==> flow/design.v <==
module con_input (
    input	       clk, rst,
    input [23:0]       data,
    input [23:0]       wt,
    input	       send,
    output logic [7:0] data_pe0,
    output logic [7:0] data_pe1,
    output logic [7:0] data_pe2,
    output logic [7:0] data_pe3,
    output logic [7:0] data_pe4,
    output logic [7:0] data_pe5,
    output logic [7:0] data_pe6,
    output logic [7:0] data_pe7,
    output logic [7:0] data_pe8,
    output logic [7:0] wt_pe0,
    output logic [7:0] wt_pe1,
    output logic [7:0] wt_pe2,
    output logic [7:0] wt_pe3,
    output logic [7:0] wt_pe4,
    output logic [7:0] wt_pe5,
    output logic [7:0] wt_pe6,
    output logic [7:0] wt_pe7,
    output logic [7:0] wt_pe8
);
   logic [3:0] cnt;
   logic [7:0]	fdata_pe0;
   logic [7:0]	fdata_pe1;
   logic [7:0]	fdata_pe2;
   logic [7:0]	fdata_pe3;
   logic [7:0]	fdata_pe4;
   logic [7:0]	fdata_pe5;
   logic [7:0]	fdata_pe6;
   logic [7:0]	fdata_pe7;
   logic [7:0]	fdata_pe8;
   logic [7:0]	fwt_pe0;
   logic [7:0]	fwt_pe1;
   logic [7:0]	fwt_pe2;
   logic [7:0]	fwt_pe3;
   logic [7:0]	fwt_pe4;
   logic [7:0]	fwt_pe5;
   logic [7:0]	fwt_pe6;
   logic [7:0]	fwt_pe7;
   logic [7:0]	fwt_pe8;
   always_ff @ (posedge clk) begin
      if (rst) begin
         fdata_pe0 <= 0;
         fdata_pe1 <= 0;
         fdata_pe2 <= 0;
         fdata_pe3 <= 0;
         fdata_pe4 <= 0;
         fdata_pe5 <= 0;
         fdata_pe6 <= 0;
         fdata_pe7 <= 0;
         fdata_pe8 <= 0;
         fwt_pe0   <= 0;
         fwt_pe1   <= 0;
         fwt_pe2   <= 0;
         fwt_pe3   <= 0;
         fwt_pe4   <= 0;
         fwt_pe5   <= 0;
         fwt_pe6   <= 0;
         fwt_pe7   <= 0;
         fwt_pe8   <= 0;
         cnt <= 0;
      end else begin
         if (send) begin
            if (cnt == 0) begin
               fdata_pe6 <= data[23:16];
               fdata_pe7 <= data[15:8];
               fdata_pe8 <= data[7:0];
               fwt_pe6 <= wt[23:16];
               fwt_pe7 <= wt[15:8];
               fwt_pe8 <= wt[7:0];
               cnt <= 1;
            end else if (cnt == 1) begin
               fdata_pe3 <= data[23:16];
               fdata_pe4 <= data[15:8];
               fdata_pe5 <= data[7:0];
               fwt_pe3 <= wt[23:16];
               fwt_pe4 <= wt[15:8];
               fwt_pe5 <= wt[7:0];
               cnt <= 2;
            end else if (cnt == 2) begin
               fdata_pe0 <= data[23:16];
               fdata_pe1 <= data[15:8];
               fdata_pe2 <= data[7:0];
               fwt_pe0 <= wt[23:16];
               fwt_pe1 <= wt[15:8];
               fwt_pe2 <= wt[7:0];
               cnt <= 3;
            end else if (cnt==3) begin
	       data_pe0 <= fdata_pe0;
	       data_pe1 <= fdata_pe1;
	       data_pe2 <= fdata_pe2;
	       data_pe3 <= fdata_pe3;
	       data_pe4 <= fdata_pe4;
	       data_pe5 <= fdata_pe5;
	       data_pe6 <= fdata_pe6;
	       data_pe7 <= fdata_pe7;
	       data_pe8 <= fdata_pe8;
	       wt_pe0 <= fwt_pe0;
	       wt_pe1 <= fwt_pe1;
	       wt_pe2 <= fwt_pe2;
	       wt_pe3 <= fwt_pe3;
	       wt_pe4 <= fwt_pe4;
	       wt_pe5 <= fwt_pe5;
	       wt_pe6 <= fwt_pe6;
	       wt_pe7 <= fwt_pe7;
	       wt_pe8 <= fwt_pe8;
	       cnt <= 4;
	    end else if (cnt==4) begin  
	       cnt <= 5;
	    end else if (cnt==5) begin
	       cnt <= 6;
	    end else if (cnt==6) begin
	       cnt <= 7;
            end else if (cnt==7) begin
	       cnt <=8;
            end else if (cnt==8) begin
	       cnt <= 9;
            end else if (cnt==9) begin
	       cnt <= 8;
            end else if (cnt==10) begin
	       cnt <= 9;
            end else if (cnt==11) begin
	       cnt <= 10;
            end else if (cnt==12) begin
	       cnt <= 11;
            end else if (cnt==13) begin
	       cnt <= 12;
            end else if (cnt==14) begin
	       cnt <= 15;
            end else begin
	       cnt <= 0;
	       data_pe0 <= 0;
	       data_pe1 <= 0;
	       data_pe2 <= 0;
	       data_pe3 <= 0;
	       data_pe4 <= 0;
	       data_pe5 <= 0;
	       data_pe6 <= 0;
	       data_pe7 <= 0;
	       data_pe8 <= 0;
	       wt_pe0 <= 0;
	       wt_pe1 <= 0;
	       wt_pe2 <= 0;
	       wt_pe3 <= 0;
	       wt_pe4 <= 0;
	       wt_pe5 <= 0;
	       wt_pe6 <= 0;
	       wt_pe7 <= 0;
	       wt_pe8 <= 0;
	    end
         end  
	 else begin
	    data_pe0 <= 0;
            data_pe1 <= 0;
	    data_pe2 <= 0;
            data_pe3 <= 0;
            data_pe4 <= 0;
	    data_pe5 <= 0;
            data_pe6 <= 0;
	    data_pe7 <= 0;
            data_pe8 <= 0;
            wt_pe0 <= 0;
            wt_pe1 <= 0;
            wt_pe2 <= 0;
            wt_pe3 <= 0;
            wt_pe4 <= 0;
            wt_pe5 <= 0;
            wt_pe6 <= 0;
            wt_pe7 <= 0;
            wt_pe8 <= 0;
	 end  
      end
   end
endmodule
Tool chain data of con_input --
Tool output for the design above, in the order of the flow. Line numbers count from 1 in the design file above. Operators: Yosys type, input widths -> output width; for muxes data width and select width s. Cell names lack the library's common part. The mark -- stands for no value.
Set-up: design top con_input, clock input clk, standard-cell library sky130hd, corner tt_025C_1v80

After elaboration --
Yosys after proc, flatten, opt, wreduce and memory -nomap, before mapping. Memory bits, and registers merged into a memory's read port (data or address), are not among the register bits. Print and check cells are not counted. Equal cells are merged and count once.
Bit counts: register bits 292, input port bits 51, word-level cells 171
Operators by class: equal/unequal tests 28, muxes and demuxes 98, bitwise logic cells 3, reductions and logical operators 5
Operators with widths (number):
- $mux 8 | 83
- $mux 4 | 15
- $ne 3x3->1 const B | 11
- $eq 4x4->1 const B | 7
- $eq 4x3->1 const B | 4
- $reduce_and 15->1 | 1
- $eq 4x2->1 const B | 2
- $ne 2x2->1 const B | 3
- $eq 4x1->1 const B | 1
- $logic_not 4->1 | 1
- $reduce_and 4->1 | 1
- $not 1->1 | 3
- $reduce_and 3->1 | 1
- $reduce_and 2->1 | 1

Logic depth --
Depth = most cells in a row (Yosys ltp): at word level without a register or memory, in the mapped netlist without a sequential cell, where the memories' decode and read muxes count.
Logic depth: word-level depth 16, ABC_AREA 0, depth in mapped cells 6

Netlist --
Source: synth_stat.txt of the flow (Yosys; design flattened, memories mapped). It holds for the ABC_AREA given above (unset counts as 0); a run with the other value may have another netlist.
Cell types (number):
- edfxtp_1 | 144
- dfxtp_1 | 158
- and3_1 | 144
- nand2_1 | 194
- a21oi_1 | 98
- a22o_1 | 48
- clkbuf_1 | 39
- buf_2 | 29
- mux2i_1 | 8
- buf_4 | 8
- nor2_1 | 14
- a211oi_1 | 2
- nor3b_1 | 2
- and4bb_1 | 1
- nand4bb_1 | 1
- a211o_1 | 1
- and3b_1 | 1
- nand3b_1 | 1
Other cell types: 7; their cells: 7.
Synthesis totals: cell count 900, synthesis area 10630.2 µm², sequential area 7487.2 µm², flip-flop cells 302, buffer cells 76

Path before layout --
Path of least setup slack by OpenSTA after synthesis, without wires, with an ideal clock, recovery checks aside; 20% of the period is set as input and as output delay. Where synthesis merged equal registers, the netlist keeps one of their names.
Path post-synthesis: kind input port to flip-flop, start point in send, end point reg data_pe0[0], clock period 16.5 ns, input delay 3.300 ns, setup time 0.734 ns, time at the first pin 3.300 ns, arrival time 11.105 ns, required time 15.766 ns, path slack 4.661 ns, delay of the path 8.539 ns, stages 5, buffers on the path 2, synthesis period reached 11.839 ns
"delay of the path" is the arrival time less input delay plus setup time. "stages" counts driving pins, that of a launching flip-flop among them; a cell with two outputs on the path counts twice. "synthesis period reached" = period - worst setup slack (recovery checks aside). The figure is calculated, with input and output delays left at 20% of the set period. Between the ends stands the longest chain of elaborated cells between them, by number of cells; it is not shown to be the way that was timed. Of several equally long chains one is given. A line is the first line of the expression or statement that the cell stems from. Yosys adds cells for indexed reads and writes and turns some case tables into memories. A register here has more assigning lines than the two given.
On the way, post-synthesis: cells stage by stage a21oi_1 > buf_2 > buf_4 > inv_2 > a31oi_1, cells in the longest elaborated chain 2, elaborated cells between the ends (all ways) 15, source lines of those cells 0, those cells by class eq/ne: 14; reduce/logical: 1
Ends and longest elaborated chain, post-synthesis:
- start, declared | RTL line 5 | input send,
- $ne 3x3->1
- $reduce_and 15->1
- end, assigned | RTL line 92 | data_pe0 <= fdata_pe0;
- end, assigned | RTL line 135 | data_pe0 <= 0;
- end, declared | RTL line 6 | output logic [7:0] data_pe0,

Timing after layout --
From the final timing report of stored run 1: the path of least setup slack in the routed layout; clock arrival at registers is part of the times.
Path post-layout: kind input port to flip-flop, start point in send, end point reg data_pe3[4], clock period 15.1 ns, input delay 3.02 ns, setup time 0.39 ns, time at the first pin 3.02 ns, arrival time 4.92 ns, required time 15.25 ns, path slack 10.33 ns, stages 4, buffers on the path 3
Between the ends stands the longest chain of elaborated cells between them, by number of cells; it is not shown to be the way that was timed. Of several equally long chains one is given. A register here has more assigning lines than the two given.
On the way, post-layout: cells stage by stage buf_4 > buf_6 > a31oi_4 > clkbuf_8, cells in the longest elaborated chain 2, elaborated cells between the ends (all ways) 15, source lines of those cells 0, those cells by class eq/ne: 14; reduce/logical: 1
Ends and longest elaborated chain, post-layout:
- start, declared | RTL line 5 | input send,
- $ne 3x3->1
- $reduce_and 15->1
- end, assigned | RTL line 95 | data_pe3 <= fdata_pe3;
- end, assigned | RTL line 138 | data_pe3 <= 0;
- end, declared | RTL line 9 | output logic [7:0] data_pe3,

Stored flow runs of con_input (2 of them; Yosys, OpenROAD, sky130hd). They differ in their settings and are not a sequence. Constraints: input delay and output delay 20% of the set period each, output load 0.01 pF.
By "clock period achieved" is meant the clock period of the run minus its worst setup slack. This is arithmetic on one report: input and output delays are still those of the set period (20% each).
By "critical path time" is meant the share of the clock period that the worst setup path is allowed (20% is reserved at inputs, 20% at outputs), minus its slack. Clock arrival times at its registers enter into it.
"total power of the final layout" is the tool's figure for a default switching activity; nothing was simulated.

[stored run 1] flow files
==> flow/run.sh <==
#!/bin/bash
# the make line also repeats the synthesis and layout settings of config.mk as NAME=value (left out here)
make -C /OpenROAD-flow-scripts/flow DESIGN_CONFIG=/design/flow/config.mk WORK_HOME=/design/flow/orfs CLKGATE_MAP_FILE= finish
==> flow/config.mk <==
export PLATFORM = sky130hd
export DESIGN_NAME = con_input
export DESIGN_NICKNAME = con_input
export VERILOG_FILES = /design/flow/design.v
export SDC_FILE = /design/flow/constraint.sdc
export NUM_CORES = 4
export LEC_CHECK = 0
export CAP_MARGIN = 25
export CELL_PAD_IN_SITES_GLOBAL_PLACEMENT = 3
export CORE_MARGIN = 9
export CORE_UTILIZATION = 44
export CTS_CLUSTER_DIAMETER = 232
export GPL_TIMING_DRIVEN = 1
export MIN_ROUTING_LAYER = met2
export PLACE_DENSITY_LB_ADDON = 0.18
export SETUP_SLACK_MARGIN = 2.53
export SLEW_MARGIN = 40
export TNS_END_PERCENT = 85
==> flow/constraint.sdc <==
create_clock -name core_clock -period 15.1 [get_ports {clk}]
set_input_delay 3.0200 -clock core_clock [delete_from_list [all_inputs] [get_ports {clk}]]
set_output_delay 3.0200 -clock core_clock [all_outputs]
set_load 0.01 [all_outputs]

[stored run 1] result: mapped cell area after synthesis 10630.2 µm²; die outline area 30079.7 µm²; area of the standard cells in the finished layout 13817.0 µm²; utilization after routing 0.585; worst setup slack after layout 10.330 ns; total negative slack 0.000 ns; worst hold slack after layout 0.448 ns; total power of the final layout 0.001782 W; clock period achieved 4.770 ns; critical path time 1.75 ns; type of the worst setup path input port to flip-flop

[stored run 2] flow files
==> flow/run.sh <==
#!/bin/bash
# the make line also repeats the synthesis and layout settings of config.mk as NAME=value (left out here)
make -C /OpenROAD-flow-scripts/flow DESIGN_CONFIG=/design/flow/config.mk WORK_HOME=/design/flow/orfs CLKGATE_MAP_FILE= finish
==> flow/config.mk <==
export PLATFORM = sky130hd
export DESIGN_NAME = con_input
export DESIGN_NICKNAME = con_input
export VERILOG_FILES = /design/flow/design.v
export SDC_FILE = /design/flow/constraint.sdc
export NUM_CORES = 4
export LEC_CHECK = 0
export CAP_MARGIN = 35
export CORE_MARGIN = 2
export CORE_UTILIZATION = 58
export PLACE_DENSITY_LB_ADDON = 0.09
export SLEW_MARGIN = 20
==> flow/constraint.sdc <==
create_clock -name core_clock -period 15.6 [get_ports {clk}]
set_input_delay 3.1200 -clock core_clock [delete_from_list [all_inputs] [get_ports {clk}]]
set_output_delay 3.1200 -clock core_clock [all_outputs]
set_load 0.01 [all_outputs]

[stored run 2] result: mapped cell area after synthesis 10630.2 µm²; die outline area 19426.8 µm²; area of the standard cells in the finished layout 13713.2 µm²; utilization after routing 0.763; worst setup slack after layout 10.296 ns; total negative slack 0.000 ns; worst hold slack after layout 0.449 ns; total power of the final layout 0.001675 W; clock period achieved 5.304 ns; critical path time 2.18 ns; type of the worst setup path input port to flip-flop
