==> flow/design.v <==
module memory(input DataMEMRead, DataNPUWrite,
      input DataMEMWrite, clk, reset,
      input reg [23:0] S_data,
      output reg [23:0]R_data,
      input reg [71:0] N_data,
      input [5:0] address, 
      input [2:0] N_address); 
   reg [431:0]     mem; 
always @(posedge clk) begin
   if(reset) begin
      mem <= 432'b1;
      R_data <= 24'b0;
   end
   else begin
      if(DataMEMRead) begin
 R_data <= mem[24*address+: 24];
      end
      if(DataMEMWrite) begin
 mem[24*address+: 24] <= S_data;
      end
      if(DataNPUWrite) begin
 mem[72*N_address+: 72] <= N_data;
      end
   end  
 end  
 endmodule  
---- From RTL to reports: memory ----
What the tools print for memory, step after step.
Line numbers count from 1 in the design file above.
Operators: Yosys type, input widths -> output width; for muxes data width and select width s.
Cell names lack the library's common part.
A cell with -- has no value.
design
  top module .............................. memory
  clock input ............................. clk
  standard-cell library ................... sky130hd
  library corner .......................... tt_025C_1v80

---- After elaboration ----
Counts by Yosys on the flattened word-level netlist (proc, flatten, opt, wreduce; memories kept). Register bits leave out memories and registers merged into their read ports (data or address); mux counts leave out enables and synchronous resets folded into registers. Print and check cells are left out. Cells with the same type and inputs are merged into one.
operators by class
  $mul .................................... 2
  add/subtract/negate cells ............... 2
  muxes and demuxes ....................... 3
  bitwise operators ....................... 6
  shift-type cells ........................ 5
operator list
  cell                       number
  $mux 432                   3
  $and 432x432->432          2
  $or 432x432->432           2
  $not 432->432              2
  $shift 24x33->432          1
  $shift 24x33->432 const A  1
  $shiftx 432x32->24         1
  $shift 72x33->432          1
  $shift 72x33->432 const A  1
  $neg 10->33                1
  $neg 11->33                1
  $mul 4x3->7 const A        1
  $mul 2x6->8 const A        1
bit counts
  flip-flop bits (word level) ............. 456
  output and inout bits ................... 24
  cells after elaboration ................. 20

---- Longest topological paths ----
Yosys ltp: most cells in a row. Word level: on the elaborated netlist, between registers, memories and ports. Mapped: between sequential cells and ports; inverters and the memories' decode and read muxes count.
depth
  depth after elaboration ................. 11
  ABC_AREA ................................ 1
  depth in mapped cells ................... 26

---- Netlist ----
Yosys stat after the flow's synthesis: flattened, memories mapped to cells. It holds for the ABC_AREA given above (unset counts as 0); a run with the other value may have another netlist.
Totals and module areas in this step are rounded.
synthesis totals
  flip-flop cells ......................... 456
  buffers ................................. 522
  mapped area ............................. 38,000 µm²
  standard cells after synthesis .......... 6,735
cell types
  cell      number  area in all (µm²)
  dfxtp_1   456     9.13E+03
  nand2_1   1,839   6,902.87
  nand3_1   895     4.48E+03
  a21oi_1   843     4.22E+03
  o21ai_0   711     3.56E+03
  nor2_1    449     1.69E+03
  nand4_1   259     1.62E+03
  clkbuf_1  376     1.41E+03
  inv_1     322     1.21E+03
  o211ai_1  88      660.634
  buf_1     94      352.838
  mux2i_1   23      230.221
  o21ai_1   44      220.211
  or2_2     34      212.704
  a31oi_1   30      187.68
  buf_2     36      180.173
  ha_1      14      175.168
  o31ai_1   21      157.651
Not listed: further types 34, cells in them 201.

---- Path before layout ----
Source: OpenSTA report_checks on the synthesized netlist (no wires, ideal clock, input and output delay 20% of the period each), path of least setup slack; recovery checks are left aside. Register names are those of the netlist, which keeps one name where synthesis merged equal registers.
timing path post-synthesis
  path kind ............................... in2reg
  from .................................... input port address[0]
  to ...................................... register mem[81]
  path delay .............................. 3.636 ns
  setup time .............................. 0.132 ns
  stages on the path ...................... 24
  launch time at the first pin ............ 1.158 ns
  clock period ............................ 5.79 ns
  setup slack ............................. 0.996 ns
  data arrival time ....................... 4.662 ns
  buffers on the path ..................... 3
  input delay ............................. 1.158 ns
  synthesis period reached ................ 4.794 ns
"path delay" is the arrival time less input delay plus setup time.
"stages on the path": output pins that drive a net of the path, with the launching flip-flop's if there is one; two outputs of one cell count as two.
"synthesis period reached" is the clock period less the worst setup slack; recovery checks do not enter. This is arithmetic on one report: input and output delays are still those of the set period (20% each).
The rows between start and end are the longest chain of elaborated cells between them; the timing report does not say that the signal goes this way. Where chains are equally long, one stands for them.
Each line given opens the expression or statement behind the cell; cells for indexed reads and writes are added by Yosys, which also makes memories of some case tables.
Lines with a computed index may be missing from the assigning lines.
on the way, post-synthesis
  cell sequence ........................... clkinv_1 > clkbuf_1 > clkbuf_1 > ha_1 > nor2_4 > nand2_2 > nor2_4 > nand3_2 > nor2_1 > nand2_1 > ha_1 > clkbuf_1 > inv_1 > nor2_1 > nand2_2 > nand4_2 > nor2_1 > inv_1 > nand2_1 > nand3_1 > a21oi_1 > nand2_1 > nand2_1 > a21oi_1
  cells in the longest elaborated chain ... 11
  elaborated cells between the ends (all ways) .. 12
RTL lines, path post-synthesis
  element             RTL line  text
  start: declaration  6         input [5:0] address,
  $mul 2x6->8         19        mem[24*address+: 24] <= S_data;
  $neg 11->33         19
  $shift 24x33->432   19
  $not 432->432       19
  $and 432x432->432   19
  $or 432x432->432    19
  $mux 432            18        if(DataMEMWrite) begin
  $mux 432            10        if(reset) begin
  $and 432x432->432   22        mem[72*N_address+: 72] <= N_data;
  $or 432x432->432    22
  $mux 432            21        if(DataNPUWrite) begin
  end: assignment     11        mem <= 432'b1;
  end: declaration    8         reg [431:0]     mem;

---- Path in the finished layout ----
Path of least setup slack in the final report of entry B (OpenROAD, finished layout, wires in). Where an end is a register, its clock arrival counts in the times.
timing path after layout
  path kind ............................... in2reg
  from .................................... input port address[2]
  to ...................................... register mem[67]
  buffers on the path ..................... 3
  input delay ............................. 1.08 ns
  setup slack ............................. 0.37 ns
  data arrival time ....................... 5.58 ns
  clock period ............................ 5.41 ns
  setup time .............................. 0.16 ns
  launch time at the first pin ............ 1.08 ns
  stages on the path ...................... 20
The rows between start and end are the longest chain of elaborated cells between them; the timing report does not say that the signal goes this way. Where chains are equally long, one stands for them.
Lines with a computed index may be missing from the assigning lines.
on the way, after layout
  cell sequence ........................... clkdlybuf4s50_1 > fa_1 > inv_1 > nand2_2 > nor2_4 > nand3_2 > nor2_1 > nand2_1 > ha_1 > nand4_1 > buf_4 > inv_1 > nand2_1 > buf_12 > nor3_1 > nand2_1 > nand2_1 > o21ai_0 > nand2_1 > a21oi_1
  cells in the longest elaborated chain ... 11
  elaborated cells between the ends (all ways) .. 12
RTL lines, path after layout
  element             RTL line  text
  start: declaration  6         input [5:0] address,
  $mul 2x6->8         19        mem[24*address+: 24] <= S_data;
  $neg 11->33         19
  $shift 24x33->432   19
  $not 432->432       19
  $and 432x432->432   19
  $or 432x432->432    19
  $mux 432            18        if(DataMEMWrite) begin
  $mux 432            10        if(reset) begin
  $and 432x432->432   22        mem[72*N_address+: 72] <= N_data;
  $or 432x432->432    22
  $mux 432            21        if(DataNPUWrite) begin
  end: assignment     11        mem <= 432'b1;
  end: declaration    8         reg [431:0]     mem;

## Implementation results

Module memory, platform sky130hd: 2 stored runs of the flow (Yosys, OpenROAD) with differing settings, in no particular order. Input and output delays are each 20% of the period that was set; the output load is 0.01 pF.
By "clock period achieved" is meant the clock period of the run minus its worst setup slack. This is arithmetic on one report: input and output delays are still those of the set period (20% each).
"critical setup path time" means the part of the period allowed to the worst setup path (the constraints hold back 20% at inputs and 20% at outputs) less its slack; where the path has registers, the arrival times of their clocks count too.
By "power" is meant OpenSTA's value without simulated activity: inputs other than the clock are taken to toggle once in ten clock periods, and the tool carries that through the logic.
Measured values are rounded.

---- entry A ----
settings
  period_ns = 10.3
  CORE_UTILIZATION = 55
  SETUP_SLACK_MARGIN = 2.99
  PLACE_DENSITY_LB_ADDON = 0.18
  CORE_MARGIN = 2
  CELL_PAD_IN_SITES_GLOBAL_PLACEMENT = 1
  ABC_AREA = 0
  GPL_TIMING_DRIVEN = 0
  SLEW_MARGIN = 15
  MAX_ROUTING_LAYER = met5
  CAP_MARGIN = 20
results
  stopped before the end: routing reported GRT-0116

---- entry B ----
settings
  period_ns = 5.41
  CORE_UTILIZATION = 30
  PLACE_DENSITY_LB_ADDON = 0.13
  CORE_MARGIN = 4
  CELL_PAD_IN_SITES_GLOBAL_PLACEMENT = 0
  ABC_AREA = 1
  CTS_CLUSTER_SIZE = 36
  MAX_ROUTING_LAYER = met4
  CAP_MARGIN = 20
  SLEW_MARGIN = 20
results
  utilization in the final report ......... 37 %
  clock period achieved ................... 5.036 ns
  die area ................................ 130,000 µm²
  final worst hold slack .................. 0.46 ns
  standard-cell area after layout ......... 46,000 µm²
  worst setup slack after layout .......... 0.37 ns
  area of the synthesized netlist ......... 38,000 µm²
  critical setup path time ................ 3.95 ns
  class of the worst setup path ........... in2reg
  total negative slack on setup checks .... 0.000 ns
  power ................................... 14,000 uW
